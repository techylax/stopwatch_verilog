==> flow/design.v <==
`timescale 1ns / 1ps
module counter_bcd(input logic clk, rst, enb,
	               output logic [3:0] q,
	           output logic 	  carry);
assign carry = ((q == 4'd9) && enb);
  always_ff @( posedge clk )
    begin
       if (rst || carry) q <= 0;
       else if (enb) q <= q + 1;
    end
endmodule  
`timescale 1ns / 1ps
module multiple_bcd1(input logic en, reset,clk,
                    output logic [3:0] d1,d2,d3,d4 
                    );
                    logic carry;
                    logic carry1;
                    logic carry2;
counter_bcd M_INST1 (.rst(reset), .enb(en), .clk(clk), .q(d1), .carry(carry));
counter_bcd M_INST2 (.rst(reset), .enb(carry), .clk(clk), .q(d2), .carry(carry1));
counter_bcd M_INST3 (.rst(reset), .enb(carry1), .clk(clk), .q(d3), .carry(carry2));
counter_bcd M_INST4 (.rst(reset), .enb(carry2), .clk(clk), .q(d4));
endmodule
From RTL to reports: multiple_bcd1
Tool output for the design above, in the order of the flow.
Lines are those of the file above, counted from 1.
Operators: Yosys type, input widths -> output width; for muxes data width and select width s.
{"block": "design", "design": "multiple_bcd1", "clock": "clk", "lib": "sky130hd", "pvt_corner": "tt_025C_1v80"}

Word level
Yosys after proc, flatten, opt, wreduce and memory -nomap, before mapping. Enables and synchronous resets that opt folds into registers are not counted as muxes. Memory bits, and registers merged into a memory's read port (data or address), are not among the register bits. Print and check cells are not counted. Equal cells are merged and count once.
{"block": "bits", "inputBits": 3, "out_inout_bits": 16, "register_bits": 16, "elab_cells": 20}
{"block": "classes", "reduce_logical": 8, "equal": 4, "add_sub_neg": 4}
{"block": "ops", "op": "$add 4x1->4 const B", "n": 4}
{"block": "ops", "op": "$eq 4x4->1 const B", "n": 4}
{"block": "ops", "op": "$logic_and 1x1->1", "n": 4}
{"block": "ops", "op": "$logic_or 1x1->1", "n": 4}

Depth
Longest topological path by Yosys (ltp), each cell counted once; first at word level (registers and memories cut), then after technology mapping (sequential cells cut; the memories' decode and read muxes count).
{"block": "depth", "depth_word": 6, "ABC_AREA": 0, "ltp_mapped": 7, "depth_no_buf": 6}

Mapped cells and area
The flow's flattened synthesis, as Yosys stat reports it; memories are mapped. The netlist is that of the ABC_AREA named above (0 if unset); the other value can give another one.
The area totals of this step are shown rounded.
{"block": "mapped", "ff_cells": 16, "yosys_area_um2": 850, "cell_count": 96}
{"block": "by_type", "cell_type": "sky130_fd_sc_hd__dfxtp_1", "n": 16, "type_area_um2": 320.307}
{"block": "by_type", "cell_type": "sky130_fd_sc_hd__ha_1", "n": 8, "type_area_um2": 100.096}
{"block": "by_type", "cell_type": "sky130_fd_sc_hd__a21oi_1", "n": 8, "type_area_um2": 40.038}
{"block": "by_type", "cell_type": "sky130_fd_sc_hd__nor2_1", "n": 10, "type_area_um2": 37.536}
{"block": "by_type", "cell_type": "sky130_fd_sc_hd__xnor2_1", "n": 3, "type_area_um2": 26.275}
{"block": "by_type", "cell_type": "sky130_fd_sc_hd__inv_1", "n": 6, "type_area_um2": 22.522}
{"block": "by_type", "cell_type": "sky130_fd_sc_hd__nand2_1", "n": 6, "type_area_um2": 22.522}
{"block": "by_type", "cell_type": "sky130_fd_sc_hd__nor3_1", "n": 4, "type_area_um2": 20.019}
{"block": "by_type", "cell_type": "sky130_fd_sc_hd__o21ai_0", "n": 4, "type_area_um2": 20.019}
{"block": "by_type", "cell_type": "sky130_fd_sc_hd__and3b_1", "n": 2, "type_area_um2": 17.517}
{"block": "by_type", "cell_type": "sky130_fd_sc_hd__nand3_4", "n": 1, "type_area_um2": 17.517}
{"block": "by_type", "cell_type": "sky130_fd_sc_hd__xor2_1", "n": 2, "type_area_um2": 17.517}
{"block": "by_type", "cell_type": "sky130_fd_sc_hd__nand3_1", "n": 3, "type_area_um2": 15.014}
{"block": "by_type", "cell_type": "sky130_fd_sc_hd__or3_2", "n": 2, "type_area_um2": 15.014}
{"block": "by_type", "cell_type": "sky130_fd_sc_hd__and4b_4", "n": 1, "type_area_um2": 13.763}
{"block": "by_type", "cell_type": "sky130_fd_sc_hd__a31oi_1", "n": 2, "type_area_um2": 12.512}
{"block": "by_type", "cell_type": "sky130_fd_sc_hd__or3_1", "n": 2, "type_area_um2": 12.512}
{"block": "by_type", "cell_type": "sky130_fd_sc_hd__buf_6", "n": 1, "type_area_um2": 11.261}
Other cell types: 15; their cells: 15.
The figures by module come from a second, unflattened synthesis with its own total; it is not the netlist above.
{"block": "unflattened", "hier_cells": 76, "area_unflattened_um2": 790}
Each row is one instance without its submodules.
{"block": "by_module", "module": "counter_bcd", "n_inst": 4, "mod_area_um2": 200, "n_cells": 19}
{"block": "by_module", "module": "multiple_bcd1", "n_inst": 1, "mod_area_um2": 0.0, "n_cells": 0}

Path before layout
OpenSTA on the mapped netlist: ideal clock, no wires. The path of least setup slack (recovery checks aside). Input and output delay are each 20% of the period. Register names are those of the netlist, which keeps one name where synthesis merged equal registers.
{"block": "synth_timing", "path_type": "reg2reg", "start": "reg M_INST2.q[0]", "end": "reg M_INST4.q[2]", "required_ns": 2.029, "driving_pins": 7, "path_delay_ns": 1.651, "clock_period_ns": 2.1, "t_arrival_ns": 1.580, "setup_slack_ns": 0.450, "period_less_setup_slack_ns": 1.65}
"path_delay_ns" is the arrival time less input delay plus setup time.
"driving_pins": output pins that drive a net of the path, with the launching flip-flop's if there is one; two outputs of one cell count as two.
"period_less_setup_slack_ns" is the clock period less the worst setup slack; recovery checks do not enter. This is arithmetic on one report: input and output delays are still those of the set period (20% each).
Between the ends stands the longest chain of elaborated cells between them, by number of cells; it is not shown to be the way that was timed. Of several equally long chains one is given.
A line is the first line of the expression or statement that the cell stems from. Yosys adds cells for indexed reads and writes and turns some case tables into memories.
{"block": "synth_via", "path_cell_list": "sky130_fd_sc_hd__dfxtp_1 -> sky130_fd_sc_hd__ha_1 -> sky130_fd_sc_hd__and3b_1 -> sky130_fd_sc_hd__buf_6 -> sky130_fd_sc_hd__nand3_4 -> sky130_fd_sc_hd__or4_1 -> sky130_fd_sc_hd__a21oi_1", "elab_chain_len": 5}
{"block": "synth_rtl", "item": "start: declaration", "line": 3, "text": "output logic [3:0] q,"}
{"block": "synth_rtl", "item": "start: assignment", "line": 8, "text": "if (rst || carry) q <= 0;"}
{"block": "synth_rtl", "item": "start: assignment", "line": 9, "text": "else if (enb) q <= q + 1;"}
{"block": "synth_rtl", "item": "$eq 4x4->1", "line": 5, "text": "assign carry = ((q == 4'd9) && enb);"}
{"block": "synth_rtl", "item": "$logic_and 1x1->1 x3", "line": 5}
{"block": "synth_rtl", "item": "$logic_or 1x1->1", "line": 8}
{"block": "synth_rtl", "item": "end: assignment", "line": 8}
{"block": "synth_rtl", "item": "end: assignment", "line": 9}
{"block": "synth_rtl", "item": "end: declaration", "line": 3}

Path in the finished layout
From the final timing report of record 1: the path of least setup slack in the routed layout; clock arrival at registers is part of the times.
{"block": "layout_timing", "path_type": "reg2reg", "start": "reg M_INST1.q[1]", "end": "reg M_INST4.q[2]", "clock_period_ns": 1.91, "driving_pins": 7, "setup_slack_ns": 0.28, "t_arrival_ns": 1.85, "required_ns": 2.13}
Between the ends stands the longest chain of elaborated cells between them, by number of cells; it is not shown to be the way that was timed. Of several equally long chains one is given.
{"block": "layout_via", "path_cell_list": "sky130_fd_sc_hd__dfxtp_4 -> sky130_fd_sc_hd__inv_2 -> sky130_fd_sc_hd__ha_4 -> sky130_fd_sc_hd__and4b_4 -> sky130_fd_sc_hd__nand3_4 -> sky130_fd_sc_hd__or4_4 -> sky130_fd_sc_hd__a21oi_2", "elab_chain_len": 6}
{"block": "layout_rtl", "item": "start: declaration", "line": 3, "text": "output logic [3:0] q,"}
{"block": "layout_rtl", "item": "start: assignment", "line": 8, "text": "if (rst || carry) q <= 0;"}
{"block": "layout_rtl", "item": "start: assignment", "line": 9, "text": "else if (enb) q <= q + 1;"}
{"block": "layout_rtl", "item": "$eq 4x4->1", "line": 5, "text": "assign carry = ((q == 4'd9) && enb);"}
{"block": "layout_rtl", "item": "$logic_and 1x1->1 x4", "line": 5}
{"block": "layout_rtl", "item": "$logic_or 1x1->1", "line": 8}
{"block": "layout_rtl", "item": "end: assignment", "line": 8}
{"block": "layout_rtl", "item": "end: assignment", "line": 9}
{"block": "layout_rtl", "item": "end: declaration", "line": 3}

Data sheet: physical implementation of multiple_bcd1

Below are 2 stored runs of the flow (Yosys, OpenROAD; platform sky130hd) on multiple_bcd1, each with its settings and what was measured, unordered. Constraints: input delay and output delay 20% of the set period each, output load 0.01 pF.
By "achievedPeriod_ns" is meant the clock period of the run minus its worst setup slack. This is arithmetic on one report: input and output delays are still those of the set period (20% each).
"total_power_mw" is the tool's figure for a default switching activity; nothing was simulated.
The results are shown rounded.

Record 1
==> flow/run.sh <==
#!/bin/bash
# the make line also repeats the synthesis and layout settings of config.mk as NAME=value (left out here)
make -C /OpenROAD-flow-scripts/flow DESIGN_CONFIG=/design/flow/config.mk WORK_HOME=/design/flow/orfs CLKGATE_MAP_FILE= finish
==> flow/config.mk <==
export PLATFORM = sky130hd
export DESIGN_NAME = multiple_bcd1
export DESIGN_NICKNAME = multiple_bcd1
export VERILOG_FILES = /design/flow/design.v
export SDC_FILE = /design/flow/constraint.sdc
export NUM_CORES = 4
export LEC_CHECK = 0
export CAP_MARGIN = 20
export CORE_MARGIN = 2
export CORE_UTILIZATION = 40
export SETUP_SLACK_MARGIN = 0.27
export SLEW_MARGIN = 20
==> flow/constraint.sdc <==
create_clock -name core_clock -period 1.91 [get_ports {clk}]
set_input_delay 0.3820 -clock core_clock [delete_from_list [all_inputs] [get_ports {clk}]]
set_output_delay 0.3820 -clock core_clock [all_outputs]
set_load 0.01 [all_outputs]

==> results of record 1, as JSON <==
{
  "die_area_um2": 2500,
  "total_power_mw": 0.61,
  "ws_setup_ns": 0.28,
  "hold_worst_slack_ns": 0.47,
  "layout_stdcell_area_um2": 1300,
  "yosys_chip_area_um2": 850,
  "achievedPeriod_ns": 1.629
}

Record 2
==> flow/run.sh <==
#!/bin/bash
# the make line also repeats the synthesis and layout settings of config.mk as NAME=value (left out here)
make -C /OpenROAD-flow-scripts/flow DESIGN_CONFIG=/design/flow/config.mk WORK_HOME=/design/flow/orfs CLKGATE_MAP_FILE= finish
==> flow/config.mk <==
export PLATFORM = sky130hd
export DESIGN_NAME = multiple_bcd1
export DESIGN_NICKNAME = multiple_bcd1
export VERILOG_FILES = /design/flow/design.v
export SDC_FILE = /design/flow/constraint.sdc
export NUM_CORES = 4
export LEC_CHECK = 0
export CAP_MARGIN = 20
export CELL_PAD_IN_SITES_GLOBAL_PLACEMENT = 2
export CORE_MARGIN = 2
export CORE_UTILIZATION = 40
export MAX_ROUTING_LAYER = met4
export PLACE_DENSITY_LB_ADDON = 0.29
export SLEW_MARGIN = 20
export TNS_END_PERCENT = 40
==> flow/constraint.sdc <==
create_clock -name core_clock -period 2.59 [get_ports {clk}]
set_input_delay 0.5180 -clock core_clock [delete_from_list [all_inputs] [get_ports {clk}]]
set_output_delay 0.5180 -clock core_clock [all_outputs]
set_load 0.01 [all_outputs]

==> results of record 2, as JSON <==
{
  "ws_setup_ns": 0.62,
  "total_power_mw": 0.44,
  "layout_stdcell_area_um2": 1100,
  "die_area_um2": 2500,
  "hold_worst_slack_ns": 0.52,
  "yosys_chip_area_um2": 850,
  "achievedPeriod_ns": 1.967
}
